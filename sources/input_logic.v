==> flow/design.v <==
`timescale 1ns / 1ps
module input_logic(
		input clk,
		input rst,
		input [3:0] a,
		input [3:0] b,
		output reg err_a,
		output reg err_b,
		output reg [3:0] out_a,
		output reg [3:0] out_b
    );
	 always @(posedge clk)
	 if (rst)
	 begin
		err_a <= 0;
		err_b <= 0;
		out_a <= 0;
		out_b <= 0;
	 end
	 else 
	 begin
		if (a < 4'd10)
		begin
			err_a <= 0;
			out_a <= a;
		end
		else
			err_a <= 1;
		if (b < 4'd10)
		begin
			err_b <= 0;
			out_b <= b;
		end
		else 
			err_b <= 1;
	 end
endmodule
From RTL to reports: input_logic. What the tools print for input_logic, step after step. Lines are those of the file above, counted from 1. Library cell names are shortened. Not given: -

Top: input_logic. Clock input: clk. Cell library: sky130hd. Timing corner: tt_025C_1v80.

Elaborated design. Counts by Yosys on the flattened word-level netlist (proc, flatten, opt, wreduce; memories kept). Register bits leave out memories and registers merged into their read ports (data or address); mux counts leave out enables and synchronous resets folded into registers. Print and check cells are left out. Cells with the same type and inputs are merged into one.

For register bits after elaboration the number is 10. The figure for input port bits is 10. Output and inout bits: 10. The entry for cells after elaboration reads 8.

The entry for magnitude comparators reads 2. The figure for mux-type cells is 2.

Operators with widths (count): 4-bit less-than comparator (second input constant) (2); 1-bit 2-to-1 mux (2).

Longest topological paths. Yosys ltp: most cells in a row. Word level: on the elaborated netlist, between registers, memories and ports. Mapped: between sequential cells and ports; inverters and the memories' decode and read muxes count.

The entry for depth after elaboration reads 2. The figure for ABC_AREA is 0. Under gate-level depth with buffers stands 3. The entry for mapped depth without buffers reads 2.

Mapped cells and area. The flow's flattened synthesis, as Yosys stat reports it; memories are mapped. The netlist is that of the ABC_AREA named above (0 if unset); the other value can give another one. The area totals of this step are shown rounded.

Cells in the netlist: 38. For synthesis area the number is 403 um^2. Under sequential part of the area stands 200 um^2. Flip-flops: 10. The entry for buffer cells reads 1.

Cells by type: dfxtp_1 (count 10, total area 200.192 um^2); nand2b_4 (count 2, total area 27.526 um^2); nor2b_1 (count 4, total area 25.024 um^2); a21oi_1 (count 4, total area 20.019 um^2); mux2i_1 (count 2, total area 20.019 um^2); nor3_1 (count 4, total area 20.019 um^2); o211a_1 (count 2, total area 20.019 um^2); o21ai_2 (count 2, total area 17.517 um^2); nor3b_1 (count 2, total area 15.014 um^2); buf_6 (count 1, total area 11.261 um^2); nand2b_2 (count 1, total area 8.758 um^2); nor2_1 (count 2, total area 7.507 um^2); nand2b_1 (count 1, total area 6.256 um^2); inv_1 (count 1, total area 3.754 um^2).

Worst setup path after synthesis. Path of least setup slack by OpenSTA after synthesis, without wires, with an ideal clock, recovery checks aside; 20% of the period is set as input and as output delay. Where synthesis merged equal registers, the netlist keeps one of their names.

Path kind: register -> register. From: register (no name shown). To: register out_a[3]. Under clock period stands 0.706 ns. Setup time: 0.116 ns. For launch time at the first pin the number is 0.000 ns. The entry for arrival reads 0.528 ns. For required time the number is 0.590 ns. The entry for path slack reads 0.062 ns. The entry for path delay reads 0.644 ns. The entry for stages reads 2. Under path buffers stands 0. For synthesis period reached the number is 0.644 ns.

"path delay" is the arrival time less input delay plus setup time. "stages" counts driving pins, that of a launching flip-flop among them; a cell with two outputs on the path counts twice. "synthesis period reached" = period - worst setup slack (recovery checks aside). The figure is calculated, with input and output delays left at 20% of the set period.

Cell sequence: dfxtp_1 o211a_1.

Ends and longest elaborated chain, post-synthesis: end, assigned (RTL line 17) `out_a <= 0;`; end, assigned (RTL line 25) `out_a <= a;`; end, declared (RTL line 9) `output reg [3:0] out_a,`.

Chain of elaborated cells between the ends: none given.

Hand-over note for input_logic

Record of 2 stored runs of the RTL-to-layout flow on input_logic, platform sky130hd. The runs are unordered. Constraints: input delay and output delay 20% of the set period each, output load 0.01 pF.

Job 1 has these settings: period_ns 0.94; CORE_UTILIZATION 63; SETUP_SLACK_MARGIN -0.09; PLACE_DENSITY 0.9; CORE_MARGIN 2; CELL_PAD_IN_SITES_GLOBAL_PLACEMENT 2; ABC_AREA 0; MIN_ROUTING_LAYER met2; MAX_ROUTING_LAYER met5; CAP_MARGIN 20; SLEW_MARGIN 20. Outcome: unfinished; error PDN-0185 in floorplanning.

Job 2 has these settings: period_ns 1.31; CORE_UTILIZATION 52; PLACE_DENSITY_LB_ADDON 0.0; CORE_ASPECT_RATIO 1.81; ABC_AREA 1; GPL_TIMING_DRIVEN 1; GPL_ROUTABILITY_DRIVEN 0; CTS_CLUSTER_SIZE 81; CTS_CLUSTER_DIAMETER 43; MIN_ROUTING_LAYER met1; CAP_MARGIN 20; CORE_MARGIN 2; SLEW_MARGIN 20. Outcome: unfinished; error PDN-0185 in floorplanning.

End of note.
